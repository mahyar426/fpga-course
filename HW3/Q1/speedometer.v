==> flow/design.v <==
`timescale 1ns / 1ps
module speedometer(
    input clk,
    input pulse,
    input reset,
    output reg [7:0] out
    );
	 reg [27:0] counter;
	 reg [27:0] pulsecounter;
	 reg [29:0] speed;
always @(posedge clk) begin
       if (reset==0) begin
           if (pulse==1) begin
			       counter=counter+1;
					 pulsecounter=counter;
			  end
			  if (pulse==0) begin
			      counter=0;
				   if (pulsecounter==0) begin
					    out=0;
					end
					if(pulsecounter!=0) begin
					    speed=10000000/pulsecounter;
						 out=speed[7:0];
					end
					end
	end	
				if(reset==1) begin
				counter=0;
				pulsecounter=0;
				out=0;
				end
	end
endmodule
* Step by step through the tools: speedometer
The steps from the RTL of speedometer to its reports follow in flow order.
Lines are those of the file above, counted from 1.
Library cell names are shortened.
Not given: --
- Top :: speedometer
- Clock input :: clk
- Standard-cell library :: sky130hd
- Timing corner :: tt_025C_1v80

* Elaborated design
Yosys after proc, flatten, opt, wreduce and memory -nomap, before mapping. Memory bits, and registers merged into a memory's read port (data or address), are not among the register bits. Print and check cells are not counted. Equal cells are merged and count once.
- Flip-flop bits (word level) :: 64
- Input bits :: 3
- Output and inout bits :: 8
- Elaborated cells :: 15
- $add $sub $neg :: 1
- Divide/modulo/power cells :: 1
- Mux-type cells :: 4
- Bitwise logic cells :: 1
- Reduce/logical cells :: 5
** Operators by type and width (number)
- divider 24 x 28 -> 32 bit (first input constant) :: 1
- 2-to-1 mux 28 bit :: 2
- adder 28 x 1 -> 28 bit (second input constant) :: 1
- logical NOT 28 bit :: 1
- nonzero test 28 bit :: 1
- 2-to-1 mux 8 bit :: 2
- AND reduction 2 bit :: 1
- nonzero test 2 bit :: 1
- OR reduction 2 bit :: 1
- NOT 1 bit :: 1

* Longest topological paths
Yosys ltp: most cells in a row. Word level: on the elaborated netlist, between registers, memories and ports. Mapped: between sequential cells and ports; inverters and the memories' decode and read muxes count.
- Word-level depth :: 6
- ABC_AREA :: 0
- Gate-level depth with buffers :: 380
- Mapped depth without buffers :: 336

* After synthesis
Yosys stat after the flow's synthesis: flattened, memories mapped to cells. It holds for the ABC_AREA given above (unset counts as 0); a run with the other value may have another netlist.
The area totals of this step are shown rounded.
** Cell types
- ha_1 :: number 486, area in all 6.08E+03 sq um
- a21oi_1 :: number 447, area in all 2.24E+03 sq um
- xnor2_1 :: number 246, area in all 2.15E+03 sq um
- nor2_1 :: number 569, area in all 2.14E+03 sq um
- nand2_1 :: number 465, area in all 1.75E+03 sq um
- o21ai_0 :: number 321, area in all 1.61E+03 sq um
- a21o_1 :: number 191, area in all 1.43E+03 sq um
- dfxtp_1 :: number 64, area in all 1.28E+03 sq um
- xor2_1 :: number 122, area in all 1.07E+03 sq um
- mux2_2 :: number 92, area in all 1.04E+03 sq um
- o21a_1 :: number 108, area in all 810.778 sq um
- nor3_1 :: number 150, area in all 750.72 sq um
- nand3_1 :: number 130, area in all 650.624 sq um
- inv_1 :: number 144, area in all 540.518 sq um
- nand2b_1 :: number 86, area in all 538.016 sq um
- a31oi_1 :: number 85, area in all 531.76 sq um
- a211oi_1 :: number 57, area in all 427.91 sq um
- o31ai_1 :: number 56, area in all 420.403 sq um
Other cell types: 87; their cells: 1071.
- Mapped cells :: 4890
- Mapped area :: 0.0332 sq mm
- Sequential part of the area :: 0.00128 sq mm
- Mapped flip-flops :: 64
- Buffer cells :: 161

* Worst setup path after synthesis
Path of least setup slack by OpenSTA after synthesis, without wires, with an ideal clock, recovery checks aside; 20% of the period is set as input and as output delay. Where synthesis merged equal registers, the netlist keeps one of their names.
- Kind :: in2reg
- Start point :: input pulse
- End point :: register out[0]
- Period :: 106.0 ns
- External input delay :: 21.200 ns
- Setup time :: 0.127 ns
- Launch time at the first pin :: 21.200 ns
- Arrival time :: 95.774 ns
- Required time :: 105.873 ns
- Path slack :: 10.099 ns
- Path delay :: 74.701 ns
- Stages :: 344
- Buffers on the path :: 49
- Period reached after synthesis :: 95.901 ns
"path delay" = arrival - input delay + setup time.
"stages" counts driving pins, that of a launching flip-flop among them; a cell with two outputs on the path counts twice.
"period reached after synthesis" = period - worst setup slack (recovery checks aside). The figure is calculated, with input and output delays left at 20% of the set period.
A register here has more assigning lines than the two given.
- Cell sequence :: buf_2 -> inv_1 -> clkbuf_1 -> o31ai_1 -> nand3_1 -> nor2_1 -> and3_1 -> nand2_1 -> clkbuf_1 -> nor3_1 -> ha_1 -> o31a_1 -> o21a_1 -> o21ai_0 -> a21boi_0 -> and3_1 -> ha_1 -> o21ai_0 -> [... 308 more ...] -> a31oi_1 -> o21ai_0 -> a211oi_1 -> and3_1 -> buf_2 -> buf_4 -> mux2_2 -> ha_1 -> a21o_1 -> a21o_1 -> a21oi_1 -> o21ai_0 -> nor2_1 -> o21ai_0 -> a2111oi_0 -> nand3_1 -> o211ai_1 -> nand4_1
- Elaborated cells between the ends (all ways) :: 10
- Source lines of those cells :: 5
- Classes of those cells :: div: 1; mux: 4; logic: 1; reduce/logical: 4
** RTL lines, path post-synthesis
- from (decl) :: line 4 : input pulse,
- to (assign) :: line 20 : out=0;
- to (assign) :: line 24 : out=speed[7:0];
- to (decl) :: line 6 : output reg [7:0] out
Chain of elaborated cells between the ends: none given.

* Worst path after layout
Path of least setup slack in the final report of record 1 (OpenROAD, finished layout, wires in). Where an end is a register, its clock arrival counts in the times.
- Kind :: in2reg
- Start point :: input pulse
- End point :: register out[0]
- Period :: 70.1 ns
- External input delay :: 14.02 ns
- Setup time :: 0.12 ns
- Launch time at the first pin :: 14.02 ns
- Arrival time :: 82.13 ns
- Required time :: 70.33 ns
- Path slack :: -11.80 ns
- Stages :: 368
- Buffers on the path :: 104
A register here has more assigning lines than the two given.
- Cell sequence :: buf_8 -> buf_8 -> buf_12 -> buf_12 -> buf_12 -> buf_4 -> nand2_1 -> mux2i_1 -> a2111o_1 -> nor4_4 -> nand2_1 -> nor3_4 -> ha_4 -> o31a_1 -> nor4_2 -> o21ai_2 -> buf_4 -> buf_4 -> [... 332 more ...] -> a21o_1 -> a21o_1 -> a21oi_2 -> o21ai_2 -> a21o_1 -> a21oi_1 -> xnor2_1 -> mux2_1 -> ha_1 -> a21o_1 -> a21oi_2 -> o21ai_2 -> nor2_1 -> o21ai_1 -> a2111oi_2 -> nand3_1 -> o211ai_1 -> nand4_1
- Elaborated cells between the ends (all ways) :: 10
- Source lines of those cells :: 5
- Classes of those cells :: div: 1; mux: 4; logic: 1; reduce/logical: 4
** RTL lines, path post-layout
- from (decl) :: line 4 : input pulse,
- to (assign) :: line 20 : out=0;
- to (assign) :: line 24 : out=speed[7:0];
- to (decl) :: line 6 : output reg [7:0] out
Chain of elaborated cells between the ends: none given.

## Implementation results

Record of 2 stored runs of the RTL-to-layout flow on speedometer, platform sky130hd. The runs are unordered. Constraints: input delay and output delay 20% of the set period each, output load 0.01 pF.
"critical path time" = time allowed to the worst setup path (clock period - input delay - output delay, where it has them) - its slack; a late launch clock adds to it, a late capture clock takes from it.
Measured values are rounded.

** Record 1
- Settings :: period_ns=70.1; CORE_UTILIZATION=34; SETUP_SLACK_MARGIN=5.0; PLACE_DENSITY_LB_ADDON=0.06; CELL_PAD_IN_SITES_GLOBAL_PLACEMENT=0; CELL_PAD_IN_SITES_DETAIL_PLACEMENT=0; GPL_TIMING_DRIVEN=0; GPL_ROUTABILITY_DRIVEN=0; CTS_CLUSTER_DIAMETER=369; SLEW_MARGIN=20; CAP_MARGIN=20; CORE_MARGIN=2
- Full die area :: 0.1 sq mm
- Setup slack of the worst path :: -11.8 ns
- Critical path time :: 67.88 ns
- Worst setup path type :: in2reg
- Utilization after layout :: 50.9%
- Chip area after synthesis (Yosys) :: 0.0332 sq mm
- Post-route setup TNS :: -34.2 ns

** Record 2
- Settings :: period_ns=119.0; CORE_UTILIZATION=66; SETUP_SLACK_MARGIN=5.0; PLACE_DENSITY=0.63; CORE_ASPECT_RATIO=0.51; CORE_MARGIN=5; CELL_PAD_IN_SITES_GLOBAL_PLACEMENT=0; ABC_AREA=1; GPL_ROUTABILITY_DRIVEN=1; CTS_CLUSTER_SIZE=37; CTS_CLUSTER_DIAMETER=325; CAP_MARGIN=5; MAX_ROUTING_LAYER=met5; SLEW_MARGIN=20
- Chip area after synthesis (Yosys) :: 0.0299 sq mm
- Critical path time :: 82.56 ns
- Worst setup path type :: in2reg
- Setup slack of the worst path :: 12.6 ns
- Post-route setup TNS :: 0.000 ns
- Full die area :: 0.0498 sq mm
- Utilization after layout :: 69.3%
