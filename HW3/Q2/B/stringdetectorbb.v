==> flow/design.v <==
`timescale 1ns / 1ps
module stringdetectorbb(
    input [3:0] string1,
    input string2,
    input clk,
	 output reg [19:0] secondstring=0,
    output reg [3:0] N=0 
    );
reg [3:0] checking=0;
reg [4:0] counter=0;
reg[4:0] cc=5'b10001;
reg[3:0] number;
reg [3:0] tedad=0;
always @(posedge clk) begin
  if (counter < 21) begin
	tedad=4'b0000;
      secondstring[19:0]={string2,secondstring[19:1]};
		counter=counter+1;
	end
	if (counter==21) begin
	N=4'b0000;
	    if (cc>0) begin
	         checking[3:0]={secondstring[cc+2],secondstring[cc+1],secondstring[cc],secondstring[cc-1]};
				if (checking==string1) begin 
				tedad=tedad+1;
				if (cc>4) begin
				cc=cc-5'b00100;
				end
				if (cc<=4) begin
				cc=5'b00000;
				end
				end
				if (checking!=string1) begin
				cc=cc-5'b00001;
				end
			end
		end
		if(cc==0) begin
		 N=tedad;
		 counter=5'b00000;
		 secondstring=20'b00000000000000000000;
		 cc=5'b10001;
		 checking=4'b0000;
	end		
end	
endmodule
### From RTL to reports: stringdetectorbb

Tool output for the design above, in the order of the flow.
Lines are those of the file above, counted from 1.
Cell names lack the library's common part.
Not given: -

| inputs | value |
|---|---|
| design top | stringdetectorbb |
| clock port | clk |
| library | sky130hd |
| corner | tt_025C_1v80 |

### After elaboration

Counts by Yosys on the flattened word-level netlist (proc, flatten, opt, wreduce; memories kept). Register bits leave out memories and registers merged into their read ports (data or address). Print and check cells are left out. Cells with the same type and inputs are merged into one.

| operators by class | value |
|---|---|
| add/sub/neg operators | 7 |
| $lt $le $gt $ge | 4 |
| eq/ne operators | 3 |
| shift-type cells | 4 |
| mux-type cells | 19 |
| reductions and logical operators | 2 |

Operators by type and width:

| cell | count |
|---|---|
| two-way mux 5 bit | 12 |
| indexed select 20 x 7 -> 1 bit | 2 |
| two-way mux 4 bit | 6 |
| indexed select 20 x 5 -> 1 bit | 1 |
| indexed select 20 x 6 -> 1 bit | 1 |
| two-way mux 20 bit | 1 |
| adder 5 x 1 -> 6 bit with constant B | 1 |
| subtractor 5 x 1 -> 6 bit with constant B | 1 |
| adder 5 x 2 -> 6 bit with constant B | 1 |
| adder 5 x 1 -> 5 bit with constant B | 1 |
| subtractor 5 x 1 -> 5 bit with constant B | 1 |
| > comparator 5 x 1 -> 1 bit with constant B | 1 |
| subtractor 5 x 3 -> 5 bit with constant B | 1 |
| > comparator 5 x 3 -> 1 bit with constant B | 1 |
| less-or-equal comparator 5 x 3 -> 1 bit with constant B | 1 |
| less-than comparator 5 bit with constant B | 1 |
| == test 5 bit with constant B | 1 |
| logical NOT 5 bit | 1 |
| adder 4 x 1 -> 4 bit with constant B | 1 |
| == test 4 bit | 1 |
| != test 4 bit | 1 |
| nonzero test 2 bit | 1 |

| storage and ports | value |
|---|---|
| register bits after elaboration | 38 |
| input bits | 6 |

### Logic depth

Longest topological path by Yosys (ltp), each cell counted once; first at word level (registers and memories cut), then after technology mapping (sequential cells cut; the memories' decode and read muxes count).

| depth | value |
|---|---|
| depth after elaboration | 18 |
| ABC_AREA | 0 |
| depth in mapped cells | 22 |

### Netlist

Source: synth_stat.txt of the flow (Yosys; design flattened, memories mapped). It holds for the ABC_AREA given above (unset counts as 0); a run with the other value may have another netlist.
The area totals of this step are shown rounded.

Cell types:

| cell type | count | total area (sq um) |
|---|---|---|
| dfxtp_1 | 34 | 680.653 |
| nand2_1 | 66 | 247.738 |
| a21oi_1 | 37 | 185.178 |
| edfxtp_1 | 4 | 120.115 |
| o21ai_0 | 22 | 110.106 |
| nor2_1 | 26 | 97.594 |
| ha_1 | 7 | 87.584 |
| nand3_1 | 16 | 80.077 |
| clkbuf_1 | 16 | 60.058 |
| and2_1 | 9 | 56.304 |
| nand2b_1 | 9 | 56.304 |
| or3_1 | 9 | 56.304 |
| nor3_1 | 11 | 55.053 |
| o211ai_1 | 7 | 52.55 |
| buf_2 | 10 | 50.048 |
| o22ai_1 | 8 | 50.048 |
| buf_6 | 4 | 45.043 |
| nand4_1 | 7 | 43.792 |

Not listed: further types 63, cells in them 133.

| synthesis totals | value |
|---|---|
| standard cells after synthesis | 435 |
| synthesis area | 3240 sq um |
| mapped flip-flops | 38 |

### Path before layout

Path of least setup slack by OpenSTA after synthesis, without wires, with an ideal clock, recovery checks aside; 20% of the period is set as input and as output delay. Where synthesis merged equal registers, the netlist keeps one of their names.

| timing path after synthesis | value |
|---|---|
| kind | input port to flip-flop |
| from | in string2 |
| to | reg N[0] |
| period | 8.53 ns |
| external input delay | 1.706 ns |
| library setup time | 0.263 ns |
| time at the first pin | 1.706 ns |
| data arrival time | 4.857 ns |
| data required time | 8.267 ns |
| setup slack | 3.410 ns |
| path delay | 3.414 ns |
| stages on the path | 16 |
| period reached after synthesis | 5.12 ns |

"path delay" = arrival - input delay + setup time.
"stages on the path": output pins that drive a net of the path, with the launching flip-flop's if there is one; two outputs of one cell count as two.
"period reached after synthesis" is the clock period less the worst setup slack; recovery checks do not enter. This is arithmetic on one report: input and output delays are still those of the set period (20% each).
Between the ends stands the longest chain of elaborated cells between them, by number of cells; it is not shown to be the way that was timed. Of several equally long chains one is given.
A line is the first line of the expression or statement that the cell stems from. Yosys adds cells for indexed reads and writes and turns some case tables into memories.
The path ends at the enable pin of a flip-flop; only ways to that pin are counted.

| between the ends, after synthesis | value |
|---|---|
| cell sequence | nor4_1 a2111oi_1 a221oi_1 a211o_1 o21a_1 a211oi_4 nand3_4 o21ai_0 ha_1 nand2_1 or3_1 a32o_1 o311a_1 and4bb_4 buf_6 or2_1 |
| length of the longest elaborated chain | 17 |
| elaborated cells between the ends (all ways) | 21 |
| source lines of those cells | 9 |
| classes of those cells | add/sub: 1; compare: 1; eq/ne: 2; shift: 4; mux: 11; reduce/logical: 2 |

RTL lines, path after synthesis:

| what | RTL line | RTL |
|---|---|---|
| start: declaration | 4 | `input string2,` |
| two-way mux 20 bit | 15 | `if (counter < 21) begin` |
| indexed select 20 x 6 -> 1 bit | 23 | `checking[3:0]={secondstring[cc+2],secondstring[cc+1],secondstring[cc],secondstring[cc-1]};` |
| == test 4 bit | 24 | `if (checking==string1) begin` |
| two-way mux 5 bit | 24 |  |
| two-way mux 5 bit | 22 | `if (cc>0) begin` |
| two-way mux 5 bit | 20 | `if (counter==21) begin` |
| less-or-equal comparator 5 x 3 -> 1 bit | 29 | `if (cc<=4) begin` |
| [3 not listed] | - |  |
| two-way mux 5 bit | 20 |  |
| subtractor 5 x 1 -> 5 bit | 34 | `cc=cc-5'b00001;` |
| two-way mux 5 bit | 33 | `if (checking!=string1) begin` |
| two-way mux 5 bit | 22 |  |
| two-way mux 5 bit | 20 |  |
| logical NOT 5 bit | 38 | `if(cc==0) begin` |
| nonzero test 2 bit | - |  |
| end: assignment | 21 | `N=4'b0000;` |
| end: assignment | 39 | `N=tedad;` |
| end: declaration | 7 | `output reg [3:0] N=0` |

### Worst path after layout

From the final timing report of flow run 2: the path of least setup slack in the routed layout; clock arrival at registers is part of the times.

| timing path after layout | value |
|---|---|
| kind | flip-flop to flip-flop |
| from | reg counter[2] |
| to | reg N[1] |
| period | 6.31 ns |
| library setup time | 0.26 ns |
| time at the first pin | 0.29 ns |
| data arrival time | 5.61 ns |
| data required time | 6.34 ns |
| setup slack | 0.73 ns |
| stages on the path | 17 |

Between the ends stands the longest chain of elaborated cells between them, by number of cells; it is not shown to be the way that was timed. Of several equally long chains one is given.
The path ends at the enable pin of a flip-flop; only ways to that pin are counted.

| between the ends, after layout | value |
|---|---|
| cell sequence | dfxtp_1 o211ai_4 a21oi_2 or3_1 o21ai_0 a2111oi_0 o31ai_1 a211oi_4 nand3_4 o21ai_0 ha_1 nand2_1 or3_1 a32o_1 o311a_1 and4bb_4 or2_1 |
| length of the longest elaborated chain | 18 |
| elaborated cells between the ends (all ways) | 25 |
| source lines of those cells | 10 |
| classes of those cells | add/sub: 2; compare: 2; eq/ne: 3; shift: 4; mux: 12; reduce/logical: 2 |

RTL lines, path after layout:

| what | RTL line | RTL |
|---|---|---|
| start: declaration | 10 | `reg [4:0] counter=0;` |
| start: assignment | 18 | `counter=counter+1;` |
| start: assignment | 40 | `counter=5'b00000;` |
| less-than comparator 5 bit | 15 | `if (counter < 21) begin` |
| two-way mux 20 bit | 15 |  |
| indexed select 20 x 6 -> 1 bit | 23 | `checking[3:0]={secondstring[cc+2],secondstring[cc+1],secondstring[cc],secondstring[cc-1]};` |
| == test 4 bit | 24 | `if (checking==string1) begin` |
| two-way mux 5 bit | 24 |  |
| two-way mux 5 bit | 22 | `if (cc>0) begin` |
| two-way mux 5 bit | 20 | `if (counter==21) begin` |
| [4 not listed] | - |  |
| two-way mux 5 bit | 20 |  |
| subtractor 5 x 1 -> 5 bit | 34 | `cc=cc-5'b00001;` |
| two-way mux 5 bit | 33 | `if (checking!=string1) begin` |
| two-way mux 5 bit | 22 |  |
| two-way mux 5 bit | 20 |  |
| logical NOT 5 bit | 38 | `if(cc==0) begin` |
| nonzero test 2 bit | - |  |
| end: assignment | 21 | `N=4'b0000;` |
| end: assignment | 39 | `N=tedad;` |
| end: declaration | 7 | `output reg [3:0] N=0` |

Add stored flow runs of stringdetectorbb

Module stringdetectorbb, platform sky130hd: 2 stored runs of the flow (Yosys, OpenROAD) with differing settings, in no particular order. Input and output delays are each 20% of the period that was set; the output load is 0.01 pF.
By "period reached" is meant the clock period of the run minus its worst setup slack. This is arithmetic on one report: input and output delays are still those of the set period (20% each).
"worst path time" means the part of the period allowed to the worst setup path (the constraints hold back 20% at inputs and 20% at outputs) less its slack; where the path has registers, the arrival times of their clocks count too.
"total design power" is the tool's figure for a default switching activity; nothing was simulated.
The results are shown rounded.
Among the settings, - means not set for that run.
A result given as - is not shown for that run.

| run name | period_ns | CORE_UTILIZATION | PLACE_DENSITY | CELL_PAD_IN_SITES_DETAIL_PLACEMENT | CTS_CLUSTER_SIZE | CTS_CLUSTER_DIAMETER | CAP_MARGIN | CORE_MARGIN | SLEW_MARGIN | SETUP_SLACK_MARGIN | PLACE_DENSITY_LB_ADDON | TNS_END_PERCENT | ABC_AREA | chip area after synthesis (Yosys) (sq um) | total die area (sq um) | area of the standard cells in the finished layout (sq um) | post-route utilization (%) | worst setup slack after layout (ns) | final setup TNS (ns) | worst hold slack after layout (ns) | total design power (mW) | period reached (ns) | worst path time (ns) | worst setup path kind |
|---|---|---|---|---|---|---|---|---|---|---|---|---|---|---|---|---|---|---|---|---|---|---|---|---|
| flow run 1 | 3.44 | 48 | 0.82 | 2 | 18 | 157 | 20 | 2 | 20 | - | - | - | - | - | - | - | - | - | - | - | - | - | - | - |
| flow run 2 | 6.31 | 39 | - | 1 | 38 | 302 | 20 | 3 | 10 | 0.35 | 0.15 | 75 | 0 | 3240 | 9440 | 3640 | 46.1 | 0.729 | 0.000 | 0.518 | 0.445 | 5.581 | 5.58 | flip-flop to flip-flop |

Flow run 1: unfinished; error DPL-0033 in placement
